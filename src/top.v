==> flow/design.v <==
module rom (
    input [5:0]addr,
    input clk,
    output reg [7:0]q
);
always @(posedge clk) begin
    case (addr)
        6'b000000: q = 8'b00100000;  
        6'b000001: q = 8'b01111100;  
        6'b000010: q = 8'b01011100;  
        6'b000011: q = 8'b01011111;  
        6'b000100: q = 8'b01011111;  
        6'b000101: q = 8'b00101111;  
        6'b000110: q = 8'b00101100;  
        6'b000111: q = 8'b01111100;  
        6'b001000: q = 8'b00100000;  
        6'b001001: q = 8'b00100000;  
        6'b001010: q = 8'b00100000;  
        6'b001011: q = 8'b00101000;  
        6'b001100: q = 8'b01100000;  
        6'b001101: q = 8'b01011100;  
        6'b001110: q = 8'b00001101;  
        6'b001111: q = 8'b00001010;  
        6'b010000: q = 8'b00100000;  
        6'b010001: q = 8'b01111100;  
        6'b010010: q = 8'b01011111;  
        6'b010011: q = 8'b00100000;  
        6'b010100: q = 8'b01011111;  
        6'b010101: q = 8'b00100000;  
        6'b010110: q = 8'b00100000;  
        6'b010111: q = 8'b01111100;  
        6'b011000: q = 8'b00101110;  
        6'b011001: q = 8'b00101101;  
        6'b011010: q = 8'b00101101;  
        6'b011011: q = 8'b00101110;  
        6'b011100: q = 8'b00101001;  
        6'b011101: q = 8'b00100000;  
        6'b011110: q = 8'b00101001;  
        6'b011111: q = 8'b00001101;  
        6'b100000: q = 8'b00001010;  
        6'b100001: q = 8'b00100000;  
        6'b100010: q = 8'b00101000;  
        6'b100011: q = 8'b00100000;  
        6'b100100: q = 8'b01010100;  
        6'b100101: q = 8'b00100000;  
        6'b100110: q = 8'b00100000;  
        6'b100111: q = 8'b00100000;  
        6'b101000: q = 8'b00101001;  
        6'b101001: q = 8'b00100000;  
        6'b101010: q = 8'b00100000;  
        6'b101011: q = 8'b00100000;  
        6'b101100: q = 8'b00100000;  
        6'b101101: q = 8'b00100000;  
        6'b101110: q = 8'b00101111;  
        6'b101111: q = 8'b00001101;  
        6'b110000: q = 8'b00001010;  
        6'b110001: q = 8'b00101000;  
        6'b110010: q = 8'b00101000;  
        6'b110011: q = 8'b00101000;  
        6'b110100: q = 8'b01011110;  
        6'b110101: q = 8'b01011111;  
        6'b110110: q = 8'b00101000;  
        6'b110111: q = 8'b00101000;  
        6'b111000: q = 8'b00101000;  
        6'b111001: q = 8'b00101111;  
        6'b111010: q = 8'b00101000;  
        6'b111011: q = 8'b00101000;  
        6'b111100: q = 8'b01011111;  
        6'b111101: q = 8'b00101111;  
        6'b111110: q = 8'b00001101;  
        6'b111111: q = 8'b00001010;  
    endcase
end
endmodule
module top(
    input CLK,
    input btn1,
    input btn2,
    output TXD,
    output ledG,
    output ledR
);
reg [21:0]cnt = 25'b0;
reg [5:0]rom_addr = 6'b0;
reg uart_start = 1'b0;
reg [6:0] resync;
reg inc_cntr;
reg mode2 = 1'b1;
reg led;
initial led <= 1'b1;
always @(posedge CLK) begin
    if ( (~btn1 && cnt == 25'b0) || (mode2 && cnt == 25'b0) ) begin
        rom_addr <= rom_addr + 6'b1;
        uart_start <= 1'b1;
    end
    else begin
        uart_start <= 1'b0;
    end
    if(~btn1 || mode2)
        led <= 1'b0;
    else
        led <= 1'b1;
    cnt <= cnt + 25'b1;
end
wire [7:0]uart_data;
rom rom(rom_addr, CLK, uart_data);
uart_tx uart_tx(CLK, uart_start, uart_data, led, TXD);
assign ledG = led;
assign ledR = ~led;
always @ (posedge CLK)
begin 
   resync <= {resync[2:0],btn2};
   inc_cntr <= ~resync[3] & resync[2];
   if(inc_cntr)
        mode2 = ~mode2;
end
endmodule
module uart_tx (
    input clk,
    input start,
    input [7:0]data,
    input led,
    output reg q = 1'b1
);
reg [12:0]cnt = 13'b0;
reg [3:0]bit_num = 4'b1111;
wire bit_start = (cnt == 5625);
wire idle = (bit_num == 4'hF);
always @(posedge clk) begin
    if (start && idle)
        cnt <= 13'b0;
    else if (bit_start)
        cnt <= 13'b0;
    else
        cnt <= cnt + 13'b1;
end
always @(posedge clk) begin
    if (start && idle) begin
        bit_num <= 4'h0;
        q <= 1'b0;  
    end
    else if (bit_start) begin
        case (bit_num)
        4'h0: begin bit_num <= 4'h1; q <= data[0]; end
        4'h1: begin bit_num <= 4'h2; q <= data[1]; end
        4'h2: begin bit_num <= 4'h3; q <= data[2]; end
        4'h3: begin bit_num <= 4'h4; q <= data[3]; end
        4'h4: begin bit_num <= 4'h5; q <= data[4]; end
        4'h5: begin bit_num <= 4'h6; q <= data[5]; end
        4'h6: begin bit_num <= 4'h7; q <= data[6]; end
        4'h7: begin bit_num <= 4'h8; q <= data[7]; end
        4'h8: begin bit_num <= 4'h9; q <= 1'b1; end  
        default: begin bit_num <= 4'hF; end
        endcase
    end
end
endmodule
Reports on top
What the tools print for top, step after step.
Lines are those of the file above, counted from 1.
A cell with - has no value.
- design top: top
- clock port: CLK
- library: sky130hd
- timing corner: tt_025C_1v80

Elaborated design
Source: Yosys, flattened and elaborated, memories not mapped. Widths are those after wreduce. Registers that Yosys merges into a memory's read port (data or address) are not register bits. Print and check cells do not count. Equal cells are merged and count once.
Memory sizes are those after Yosys's memory passes, which may raise the word count (mostly to a power of two), join words into wider ones and drop unused or constant bits.
- memory cells: 1
- ROM bits at 448
- input bits at 3
- word-level cells at 44
- noted register bits after elaboration: 62
- word width x clocked read ports at 7
- noted equal/unequal tests: 10
- noted multiplexer cells: 4
- $add $sub $neg: 3
- bitwise logic cells at 5
- reduce/logical cells at 10
- memory list (name ; words ; bits a word ; read ports ; wr ports ; RTL line ; source):
    (name not given) ; 64 ; 7 ; 1 ; 0 ; 7 ; case (addr)
- operator list (kind ; number):
    4-bit parallel mux with 9-bit select ; 1
    22-bit by 1-bit adder with 22-bit output with constant B ; 1
    22-bit logical NOT ; 1
    4-bit by 3-bit equality test with 1-bit output with constant B ; 4
    13-bit by 1-bit adder with 13-bit output with constant B ; 1
    13-bit equality test with constant B ; 1
    9-bit nonzero test ; 1
    1-bit parallel mux with 9-bit select ; 1
    4-bit by 2-bit equality test with 1-bit output with constant B ; 2
    4-bit equality test with constant B ; 2
    6-bit by 1-bit adder with 6-bit output with constant B ; 1
    1-bit NOT ; 4
    4-bit by 1-bit equality test with 1-bit output with constant B ; 1
    4-bit logical NOT ; 1
    1-bit logical AND ; 3
    1-bit logical OR ; 2
    2-bit AND reduction ; 1
    2-bit OR reduction ; 1
    1-bit 2-to-1 mux ; 2
    1-bit bitwise AND ; 1

Logic depth
Yosys ltp: most cells in a row. Word level: on the elaborated netlist, between registers, memories and ports. Mapped: between sequential cells and ports; inverters and the memories' decode and read muxes count.
- depth in word-level cells at 4
- ABC_AREA at 0
- noted depth in mapped cells: 8

Mapped cells and area
The flow's flattened synthesis, as Yosys stat reports it; memories are mapped. The netlist is that of the ABC_AREA named above (0 if unset); the other value can give another one.
- cell types (cell ; number ; total area (um2)):
    sky130_fd_sc_hd__dfxtp_1 ; 54 ; 1.08E+03
    sky130_fd_sc_hd__edfxtp_1 ; 7 ; 210.202
    sky130_fd_sc_hd__xnor2_1 ; 23 ; 201.443
    sky130_fd_sc_hd__ha_1 ; 14 ; 175.168
    sky130_fd_sc_hd__nand3_1 ; 22 ; 110.106
    sky130_fd_sc_hd__xor2_1 ; 11 ; 96.342
    sky130_fd_sc_hd__a21oi_1 ; 19 ; 95.091
    sky130_fd_sc_hd__nor2_1 ; 23 ; 86.333
    sky130_fd_sc_hd__nand2_1 ; 18 ; 67.565
    sky130_fd_sc_hd__nor2_2 ; 10 ; 62.56
    sky130_fd_sc_hd__clkbuf_1 ; 16 ; 60.058
    sky130_fd_sc_hd__inv_1 ; 15 ; 56.304
    sky130_fd_sc_hd__mux2i_1 ; 5 ; 50.048
    sky130_fd_sc_hd__o21ai_0 ; 10 ; 50.048
    sky130_fd_sc_hd__mux4_2 ; 2 ; 45.043
    sky130_fd_sc_hd__nand2b_1 ; 7 ; 43.792
    sky130_fd_sc_hd__nor2b_1 ; 7 ; 43.792
    sky130_fd_sc_hd__a31oi_1 ; 6 ; 37.536
Not listed: further types 28, cells in them 59.
- noted mapped flip-flops: 61
- cells in the netlist: 328
- noted cell area after synthesis: 3021.6 um2
- area of sequential cells: 1291.2 um2
The figures by module come from a second, unflattened synthesis with its own total; it is not the netlist above.
- noted cells (unflattened synthesis): 338
- area total of the unflattened synthesis: 3161.8 um2
Rows give one instance, submodules left out.
- by module (module ; area (um2) ; cells ; instances):
    top ; 1395.1 ; 124 ; 1
    uart_tx ; 927.1 ; 105 ; 1
    rom ; 839.6 ; 109 ; 1

Path before layout
Source: OpenSTA report_checks on the synthesized netlist (no wires, ideal clock, input and output delay 20% of the period each), path of least setup slack; recovery checks are left aside. Register names are those of the netlist, which keeps one name where synthesis merged equal registers.
- path type: reg-to-reg
- from: reg rom_addr[1]
- to: reg rom.q[0]
- path delay at 1.865 ns
- noted setup slack: 0.025 ns
- path buffers at 1
- required time at 1.760 ns
- driving pins on the path at 7
- setup time at 0.130 ns
- clock period: 1.89 ns
- arrival at 1.735 ns
- period reached after synthesis at 1.865 ns
"path delay" = arrival - input delay + setup time.
"driving pins on the path" counts driving pins, that of a launching flip-flop among them; a cell with two outputs on the path counts twice.
"period reached after synthesis" is the clock period less the worst setup slack; recovery checks do not enter. This is arithmetic on one report: input and output delays are still those of the set period (20% each).
A register here has more assigning lines than the two given.
- cells stage by stage: sky130_fd_sc_hd__edfxtp_1 -> sky130_fd_sc_hd__clkbuf_1 -> sky130_fd_sc_hd__inv_1 -> sky130_fd_sc_hd__ha_1 -> sky130_fd_sc_hd__mux4_2 -> sky130_fd_sc_hd__o22ai_1 -> sky130_fd_sc_hd__mux2i_1
- ends and longest elaborated chain, post-synthesis (element ; RTL line ; source):
    from (decl) ; 84 ; reg [5:0]rom_addr = 6'b0;
    from (assign) ; 93 ; rom_addr <= rom_addr + 6'b1;
    to (assign) ; 8 ; 6'b000000: q = 8'b00100000;
    to (assign) ; 9 ; 6'b000001: q = 8'b01111100;
    to (decl) ; 4 ; output reg [7:0]q
Chain of elaborated cells between the ends: none given.

Ticket comment

Design top on sky130hd. What follows are 2 stored runs of the flow, each under its own settings; their order means nothing. The constraints put input and output delay at 20% of the set period each and load the outputs with 0.01 pF.

Flow run A
Settings were period_ns = 3.3; CORE_UTILIZATION = 63; PLACE_DENSITY_LB_ADDON = 0.25; CORE_MARGIN = 10; CELL_PAD_IN_SITES_GLOBAL_PLACEMENT = 1; CELL_PAD_IN_SITES_DETAIL_PLACEMENT = 2; CAP_MARGIN = 20; SLEW_MARGIN = 15; MAX_ROUTING_LAYER = met4
- stopped before the end: placement reported DPL-0033

Flow run B
Settings were period_ns = 2.42; CORE_UTILIZATION = 52; SETUP_SLACK_MARGIN = -0.09; CORE_MARGIN = 2; CELL_PAD_IN_SITES_GLOBAL_PLACEMENT = 3; GPL_TIMING_DRIVEN = 0; GPL_ROUTABILITY_DRIVEN = 1; CTS_CLUSTER_SIZE = 70; CAP_MARGIN = 20; SLEW_MARGIN = 20
- stopped before the end: placement reported GPL-0301
